==> flow/design.v <==
module transmitter (
    input clk,
    input rstn,
    input start,  
    input [6:0] data_in,  
    output reg serial_out  
);
reg [7:0] data_reg;  
localparam IDLE = 4'd0,
           START = 4'd1,
           ENVIA_DADOS = 4'd2, 
           STOP = 4'd3,
           RESET = 4'd4;
reg [3:0] estado, prox_estado;
reg [3:0] contador;  
always @(posedge clk or negedge rstn) begin
    if(!rstn) begin
        estado <= RESET;
    end else begin
        estado <= prox_estado;
    end
end
always @(estado) begin
    case(estado)
        RESET: begin
            prox_estado = IDLE;  
        end
        IDLE: begin
            if(!start) begin
                prox_estado = START;
            end else begin
                prox_estado = IDLE;
            end
        end
        START: begin
            prox_estado = ENVIA_DADOS;  
        end
        ENVIA_DADOS: begin
            prox_estado = contador >= 8 ? STOP : ENVIA_DADOS;
        end
        STOP: begin
            prox_estado = IDLE;  
        end
        default: begin
            prox_estado = IDLE;  
        end
    endcase
end
always @(posedge clk) begin
    case (estado)
        RESET: begin
            data_reg = 8'b00000000;   
            serial_out   = 8'b11111111;   
        end
        IDLE: begin
        end
        START: begin
            contador = 4'b0000;       
            data_reg = {(^data_in), data_in};  
            serial_out   = 1'b0;          
        end
        ENVIA_DADOS: begin
            contador <= contador+1;  
                if (contador < 8) begin
                    serial_out = data_reg[contador];
                end else begin
                    serial_out = 1'b1;
                end
        end
        STOP: begin
                serial_out = 1'b0; 
        end
    endcase
end
endmodule
======== Tool chain data of transmitter ========
The steps from the RTL of transmitter to its reports follow in flow order.
Lines are those of the file above, counted from 1.
Operators carry their Yosys type and port widths (W data, S select, Z words).
Library cell names are shortened.
The mark n/a stands for no value.
set-up
  top module .............................. transmitter
  clock input ............................. clk
  cell library ............................ sky130hd
  timing corner ........................... tt_025C_1v80

======== Elaborated design ========
Yosys after proc, flatten, opt, wreduce and memory -nomap, before mapping. Memory bits, and registers merged into a memory's read port (data or address), are not among the register bits. Print and check cells are not counted. Equal cells are merged and count once.
word-level totals
  flip-flop bits (word level) ............. 16
  bits in latches ......................... 0
  memory bits (writable) .................. 0
  bits in read-only memories .............. 0
  clocked read ports x word width ......... 0
  memories kept ........................... 0
  input port bits ......................... 10
  output and inout port bits .............. 1
  elaborated cells ........................ 25
cells by class
  add/subtract/negate cells ............... 1
  $mul .................................... 0
  divide/modulo/power cells ............... 0
  magnitude comparators ................... 2
  equality and inequality tests ........... 4
  shifts and indexed selects .............. 1
  mux-type cells .......................... 7
  bitwise gates (word level) .............. 0
  reductions and logical operators ........ 6
operator list
  operator               count
  $pmux W8 S2            1
  $shiftx A8 B4 Y1       1
  $pmux W4 S2            1
  $reduce_xor A7 Y1      1
  $eq A3 B2 Y1 const B   2
  $pmux W2 S3            1
  $reduce_bool A2 Y1     2
  $add A4 B1 Y4 const B  1
  $ge A4 B4 Y1 const B   1
  $lt A4 B4 Y1 const B   1
  $logic_not A4 Y1       1
  $eq A3 B1 Y1 const B   1
  $eq A3 B3 Y1 const B   1
  $reduce_bool A3 Y1     1
  $pmux W1 S3            1
  $mux W1                3
  $reduce_or A2 Y1       1

======== Logic depth ========
Yosys ltp: most cells in a row. Word level: on the elaborated netlist, between registers, memories and ports. Mapped: between sequential cells and ports; inverters and the memories' decode and read muxes count.
logic depth
  word-level depth ........................ 3
  ABC_AREA ................................ 1
  depth in mapped cells ................... 8
  mapped depth without buffers ............ 8

======== Mapped cells and area ========
Source: synth_stat.txt of the flow (Yosys; design flattened, memories mapped). It holds for the ABC_AREA given above (unset counts as 0); a run with the other value may have another netlist.
cell types
  cell      count  total area (um^2)
  edfxtp_1  13     390.374
  nand2_1   46     172.666
  inv_1     27     101.347
  dfrtp_1   4      100.096
  nand3_1   7      35.034
  nor2_1    8      30.029
  dfstp_2   1      26.275
  ha_1      2      25.024
  xnor2_1   1      8.758
  xor2_1    1      8.758
  nand3b_1  1      7.507
  a21oi_1   1      5.005
  buf_2     1      5.005
  o21ai_0   1      5.005
  conb_1    1      3.754
  inv_2     1      3.754
synthesis totals
  standard cells after synthesis .......... 116
  cell area after synthesis ............... 928.4 um^2
  sequential part of the area ............. 516.7 um^2
  mapped flip-flops ....................... 18
  buffer cells ............................ 1

======== Path before layout ========
Path of least setup slack by OpenSTA after synthesis, without wires, with an ideal clock, recovery checks aside; 20% of the period is set as input and as output delay. Where synthesis merged equal registers, the netlist keeps one of their names.
timing post-synthesis
  path type ............................... input to register
  start ................................... input data_in[1]
  end ..................................... register data_reg[7]
  clock period ............................ 3.18 ns
  input delay ............................. 0.636 ns
  setup time .............................. 0.253 ns
  launch time at the first pin ............ 0.636 ns
  arrival ................................. 1.004 ns
  data required time ...................... 2.927 ns
  slack ................................... 1.923 ns
  delay of the path ....................... 0.621 ns
  stages on the path ...................... 8
  path buffers ............................ 0
  synthesis period reached ................ 1.257 ns
"delay of the path" = arrival - input delay + setup time.
"stages on the path" counts driving pins, that of a launching flip-flop among them; a cell with two outputs on the path counts twice.
"synthesis period reached" is the clock period less the worst setup slack; recovery checks do not enter. This is arithmetic on one report: input and output delays are still those of the set period (20% each).
Between the ends stands the longest chain of elaborated cells between them, by number of cells; it is not shown to be the way that was timed. Of several equally long chains one is given.
Each line given opens the expression or statement behind the cell; cells for indexed reads and writes are added by Yosys, which also makes memories of some case tables.
on the way, post-synthesis
  cells stage by stage .................... inv_1 -> nand2_1 -> nand2_1 -> nand2_1 -> nand2_1 -> nand2_1 -> nand2_1 -> nor2_1
  cells in the longest elaborated chain ... 2
  elaborated cells between the ends (all ways) .. 2
  source lines of those cells ............. 2
  classes of those cells .................. mux: 1; reduce/logical: 1
ends and longest elaborated chain, post-synthesis
  item                RTL line  text
  start: declaration  5         input [6:0] data_in,
  $reduce_xor A7 Y1   59        data_reg = {(^data_in), data_in};
  $pmux W8 S2         50        case (estado)
  end: assignment     52        data_reg = 8'b00000000;
  end: assignment     59
  end: declaration    8         reg [7:0] data_reg;

======== Timing after layout ========
Path of least setup slack in the final report of stored run 2 (OpenROAD, finished layout, wires in). Where an end is a register, its clock arrival counts in the times.
timing post-layout
  path type ............................... register to output
  start ................................... register serial_out
  end ..................................... output serial_out
  clock period ............................ 2.15 ns
  output delay ............................ 0.43 ns
  launch time at the first pin ............ 0.28 ns
  arrival ................................. 1.15 ns
  data required time ...................... 1.72 ns
  slack ................................... 0.57 ns
  stages on the path ...................... 2
  path buffers ............................ 1
A register here has more assigning lines than the two given.
on the way, post-layout
  cells stage by stage .................... edfxtp_1 -> clkdlybuf4s50_1
  cells in the longest elaborated chain ... 0
  elaborated cells between the ends (all ways) .. 0
  source lines of those cells ............. 0
ends and longest elaborated chain, post-layout
  item                RTL line  text
  start: declaration  6         output reg serial_out
  start: assignment   53        serial_out   = 8'b11111111;
  start: assignment   65        serial_out = data_reg[contador];
  end: declaration    6

Subject: flow runs of transmitter

Hi,

Record of 2 stored runs of the RTL-to-layout flow on transmitter, platform sky130hd. The runs are unordered. Constraints: input delay and output delay 20% of the set period each, output load 0.01 pF.
"achieved clock period (ns)" = clock period - worst setup slack. The figure is calculated, with input and output delays left at 20% of the set period.
"worst setup path time (ns)" means the part of the period allowed to the worst setup path (the constraints hold back 20% at inputs and 20% at outputs) less its slack; where the path has registers, the arrival times of their clocks count too.
"finish__power__total" rests on the timing tool's default activity at the inputs, not on a simulated workload.

Flow files of stored run 1
==> flow/run.sh <==
#!/bin/bash
# the make line also repeats the synthesis and layout settings of config.mk as NAME=value (left out here)
make -C /OpenROAD-flow-scripts/flow DESIGN_CONFIG=/design/flow/config.mk WORK_HOME=/design/flow/orfs CLKGATE_MAP_FILE= finish
==> flow/config.mk <==
export PLATFORM = sky130hd
export DESIGN_NAME = transmitter
export DESIGN_NICKNAME = transmitter
export VERILOG_FILES = /design/flow/design.v
export SDC_FILE = /design/flow/constraint.sdc
export NUM_CORES = 4
export LEC_CHECK = 0
export CAP_MARGIN = 20
export CELL_PAD_IN_SITES_DETAIL_PLACEMENT = 1
export CELL_PAD_IN_SITES_GLOBAL_PLACEMENT = 2
export CORE_ASPECT_RATIO = 0.85
export CORE_MARGIN = 2
export CORE_UTILIZATION = 63
export MIN_ROUTING_LAYER = met1
export PLACE_DENSITY_LB_ADDON = 0.15
export SETUP_SLACK_MARGIN = 0.21
export SLEW_MARGIN = 20
==> flow/constraint.sdc <==
create_clock -name core_clock -period 1.04 [get_ports {clk}]
set_input_delay 0.2080 -clock core_clock [delete_from_list [all_inputs] [get_ports {clk}]]
set_output_delay 0.2080 -clock core_clock [all_outputs]
set_load 0.01 [all_outputs]

report of stored run 1: did not finish, place, FLW-0024

Flow files of stored run 2
==> flow/run.sh <==
#!/bin/bash
# the make line also repeats the synthesis and layout settings of config.mk as NAME=value (left out here)
make -C /OpenROAD-flow-scripts/flow DESIGN_CONFIG=/design/flow/config.mk WORK_HOME=/design/flow/orfs CLKGATE_MAP_FILE= finish
==> flow/config.mk <==
export PLATFORM = sky130hd
export DESIGN_NAME = transmitter
export DESIGN_NICKNAME = transmitter
export VERILOG_FILES = /design/flow/design.v
export SDC_FILE = /design/flow/constraint.sdc
export NUM_CORES = 4
export LEC_CHECK = 0
export ABC_AREA = 1
export CAP_MARGIN = 20
export CELL_PAD_IN_SITES_GLOBAL_PLACEMENT = 0
export CORE_MARGIN = 2
export CORE_UTILIZATION = 42
export CTS_CLUSTER_DIAMETER = 283
export CTS_CLUSTER_SIZE = 48
export GPL_ROUTABILITY_DRIVEN = 0
export PLACE_DENSITY_LB_ADDON = 0.12
export SLEW_MARGIN = 20
==> flow/constraint.sdc <==
create_clock -name core_clock -period 2.15 [get_ports {clk}]
set_input_delay 0.4300 -clock core_clock [delete_from_list [all_inputs] [get_ports {clk}]]
set_output_delay 0.4300 -clock core_clock [all_outputs]
set_load 0.01 [all_outputs]

report of stored run 2
yosys chip area after synthesis (um^2): 928.4
finish__design__die__area: 2602.5
finish__design__instance__area__stdcell: 1094.8
finish__timing__setup__ws: 0.572
finish__timing__setup__tns: 0.000
finish__timing__hold__ws: 0.357
finish__power__total: 1.097e-03
achieved clock period (ns): 1.578
worst setup path time (ns): 1.15
worst setup path kind: register to output

Regards
