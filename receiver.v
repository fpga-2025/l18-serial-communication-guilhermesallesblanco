==> flow/design.v <==
module receiver (
    input clk,
    input rstn,
    output ready,  
    output [6:0] data_out,  
    output parity_ok_n,  
    input serial_in  
);
reg [3:0] counter;
reg [7:0] data_buffer; 
reg r_dados;
reg rready;
reg [6:0] rdata_out;
reg rparity_ok_n;
always @(posedge clk or negedge rstn) begin
    if(!rstn) begin
        counter <= 0;
        data_buffer <= 0;
        r_dados <= 0;
        rready <= 0;
        rdata_out <= 0;
        rparity_ok_n <= 1;
    end else begin
        rready = 0;
        if(!r_dados) begin
            if(!serial_in) begin
                counter <= 0;
                r_dados <= 1;  
            end
        end else begin
            counter <= counter + 1;
            if(counter < 8) begin
                data_buffer = {serial_in, data_buffer[7:1]};  
            end else if(counter == 8) begin
                rdata_out <= data_buffer[6:0];  
                rparity_ok_n = ^{data_buffer[7:0]};  
                rready <= 1;  
                r_dados <= 0;  
            end
        end
    end
end
assign ready = rready;
assign data_out = rdata_out;
assign parity_ok_n = rparity_ok_n;
endmodule
Reports on receiver
The steps from the RTL of receiver to its reports follow in flow order.
Line numbers count from 1 in the design file above.
Operators carry their Yosys type and port widths (W data, S select, Z words).
Cell names lack the library's common part.
{ "setup": {"top_module": "receiver", "clock": "clk", "cell_library": "sky130hd", "lib_corner": "tt_025C_1v80"} }

Word-level counts
Source: Yosys, flattened and elaborated, memories not mapped. Widths are those after wreduce. Registers that Yosys merges into a memory's read port (data or address) are not register bits. Print and check cells do not count. Equal cells are merged and count once.
{ "word_totals": {"reg_bits": 22, "inputBits": 3, "out_inout_bits": 9, "wordCells": 23} }
{ "classes": {"addsub": 1, "n_cmp": 1, "eq_ne": 2, "muxes": 9, "n_logic": 1, "n_reduce_logical": 3} }
{ "ops": {"columns": ["op", "n"], "rows": [
  ["$reduce_xor A8 Y1", 1],
  ["$mux W4", 2],
  ["$mux W1", 7],
  ["$add A4 B1 Y4 const B", 1],
  ["$lt A4 B4 Y1 const B", 1],
  ["$eq A4 B4 Y1 const B", 1],
  ["$reduce_and A3 Y1", 1],
  ["$ne A2 B1 Y1 const B", 1],
  ["$reduce_and A2 Y1", 1],
  ["$not A1 Y1", 1]
]} }

Depth
Depth = most cells in a row (Yosys ltp): at word level without a register or memory, in the mapped netlist without a sequential cell, where the memories' decode and read muxes count.
{ "logic_depth": {"word_depth": 4, "abc_area": 0, "mapped_depth": 6, "mapped_depth_nobuf": 4} }

Synthesis result
Source: synth_stat.txt of the flow (Yosys; design flattened, memories mapped). It holds for the ABC_AREA given above (unset counts as 0); a run with the other value may have another netlist.
Totals and module areas in this step are rounded.
{ "synth_totals": {"mapped_cells": 70, "yosys_area_mm2": 0.000971, "seqArea_mm2": 0.000552, "ff_cells": 22, "buffers": 2} }
{ "by_type": {"columns": ["cell", "n", "area_total_um2"], "rows": [
  ["dfrtp_1", 21, 525.504],
  ["mux2_4", 7, 105.101],
  ["mux2_2", 9, 101.347],
  ["xnor2_1", 7, 61.309],
  ["dfstp_2", 1, 26.275],
  ["ha_1", 2, 25.024],
  ["o21ai_0", 4, 20.019],
  ["nand2_1", 5, 18.768],
  ["nor2b_1", 2, 12.512],
  ["buf_6", 1, 11.261],
  ["inv_1", 3, 11.261],
  ["or4_4", 1, 11.261],
  ["buf_4", 1, 7.507],
  ["nor3b_1", 1, 7.507],
  ["nand2_2", 1, 6.256],
  ["o22ai_1", 1, 6.256],
  ["a21oi_1", 1, 5.005],
  ["nand3_1", 1, 5.005],
  ["nor2_1", 1, 3.754]
]} }

Worst setup path after synthesis
Source: OpenSTA report_checks on the synthesized netlist (no wires, ideal clock, input and output delay 20% of the period each), path of least setup slack; recovery checks are left aside. Register names are those of the netlist, which keeps one name where synthesis merged equal registers.
{ "synth_timing": {"path_type": "register to register", "startpoint": "register counter[1]", "endpoint": "register rdata_out[0]", "tclk_ns": 2.02, "setup_ns": 0.125, "launch_ns": 0.000, "arrival_time_ns": 1.363, "required_time_ns": 1.895, "setup_slack_ns": 0.532, "path_delay_ns": 1.488, "driving_pins": 4, "path_buffers": 1, "synth_period_reached_ns": 1.488} }
"path_delay_ns" is the arrival time less input delay plus setup time.
"driving_pins" counts driving pins, that of a launching flip-flop among them; a cell with two outputs on the path counts twice.
"synth_period_reached_ns" is the clock period less the worst setup slack; recovery checks do not enter. This is arithmetic on one report: input and output delays are still those of the set period (20% each).
Between the ends stands the longest chain of elaborated cells between them, by number of cells; it is not shown to be the way that was timed. Of several equally long chains one is given.
Each line given opens the expression or statement behind the cell; cells for indexed reads and writes are added by Yosys, which also makes memories of some case tables.
At most two assigning lines are given for a register; there are more.
{ "synth_via": {"path_cell_list": "dfrtp_1 -> or4_4 -> buf_6 -> mux2_4", "elab_chain_len": 3, "cells_between": 4, "lines_between": 2, "classes_between": "1 x compare; 1 x eq/ne; 1 x logic; 1 x reduce/logical"} }
{ "synth_rtl": {"columns": ["item", "line_no", "source"], "rows": [
  ["from (decl)", 9, "reg [3:0] counter;"],
  ["from (assign)", 17, "counter <= 0;"],
  ["from (assign)", 31, "counter <= counter + 1;"],
  ["$lt A4 B4 Y1", 32, "if(counter < 8) begin"],
  ["$not A1 Y1", null, null],
  ["$reduce_and A3 Y1", null, null],
  ["to (assign)", 21, "rdata_out <= 0;"],
  ["to (assign)", 35, "rdata_out <= data_buffer[6:0];"],
  ["to (decl)", 13, "reg [6:0] rdata_out;"]
]} }

Timing after layout
Path of least setup slack in the final report of flow run 1 (OpenROAD, finished layout, wires in). Where an end is a register, its clock arrival counts in the times.
{ "layout_timing": {"path_type": "register to register", "startpoint": "register counter[0]", "endpoint": "register rdata_out[3]", "tclk_ns": 1.05, "setup_ns": 0.10, "launch_ns": 0.32, "arrival_time_ns": 1.74, "required_time_ns": 1.26, "setup_slack_ns": -0.48, "driving_pins": 4, "path_buffers": 1} }
Between the ends stands the longest chain of elaborated cells between them, by number of cells; it is not shown to be the way that was timed. Of several equally long chains one is given.
At most two assigning lines are given for a register; there are more.
{ "layout_via": {"path_cell_list": "dfrtp_1 -> or4_4 -> buf_6 -> mux2_4", "elab_chain_len": 3, "cells_between": 4, "lines_between": 2, "classes_between": "1 x compare; 1 x eq/ne; 1 x logic; 1 x reduce/logical"} }
{ "layout_rtl": {"columns": ["item", "line_no", "source"], "rows": [
  ["from (decl)", 9, "reg [3:0] counter;"],
  ["from (assign)", 17, "counter <= 0;"],
  ["from (assign)", 31, "counter <= counter + 1;"],
  ["$lt A4 B4 Y1", 32, "if(counter < 8) begin"],
  ["$not A1 Y1", null, null],
  ["$reduce_and A3 Y1", null, null],
  ["to (assign)", 21, "rdata_out <= 0;"],
  ["to (assign)", 35, "rdata_out <= data_buffer[6:0];"],
  ["to (decl)", 13, "reg [6:0] rdata_out;"]
]} }

# Flow runs of receiver

Flow measurements of receiver on sky130hd: 2 stored runs with different settings, listed in no order. Input and output delays are each 20% of the period that was set; the output load is 0.01 pF.
By "clock_period_reached_ns" is meant the clock period of the run minus its worst setup slack. This is arithmetic on one report: input and output delays are still those of the set period (20% each).
Results are given in rounded form.
[
  {
    "run": "flow run 1",
    "settings": { "period_ns": 1.05, "CORE_UTILIZATION": 37, "SETUP_SLACK_MARGIN": 0.07, "PLACE_DENSITY_LB_ADDON": 0.09, "CORE_MARGIN": 7, "CELL_PAD_IN_SITES_GLOBAL_PLACEMENT": 2, "CELL_PAD_IN_SITES_DETAIL_PLACEMENT": 2, "ABC_AREA": 0, "GPL_TIMING_DRIVEN": 0, "GPL_ROUTABILITY_DRIVEN": 1, "CTS_CLUSTER_DIAMETER": 91, "MIN_ROUTING_LAYER": "met2", "CAP_MARGIN": 20, "SLEW_MARGIN": 20 },
    "results": { "yosys_chip_area_mm2": 0.000971, "worst_setup_slack_ns": -0.478, "dieArea_mm2": 0.00425, "finish.stdcell_area_mm2": 0.00134, "clock_period_reached_ns": 1.528, "util_pct": 54.1 }
  },
  {
    "run": "flow run 2",
    "settings": { "period_ns": 2.22, "CORE_UTILIZATION": 32, "SETUP_SLACK_MARGIN": 0.12, "PLACE_DENSITY_LB_ADDON": 0.07, "CELL_PAD_IN_SITES_GLOBAL_PLACEMENT": 1, "ABC_AREA": 1, "CTS_CLUSTER_DIAMETER": 206, "SLEW_MARGIN": 35, "CAP_MARGIN": 20, "CORE_MARGIN": 2 },
    "results": { "yosys_chip_area_mm2": 0.00109, "worst_setup_slack_ns": 0.397, "dieArea_mm2": 0.00388, "finish.stdcell_area_mm2": 0.00126, "clock_period_reached_ns": 1.823, "util_pct": 38.4 }
  }
]
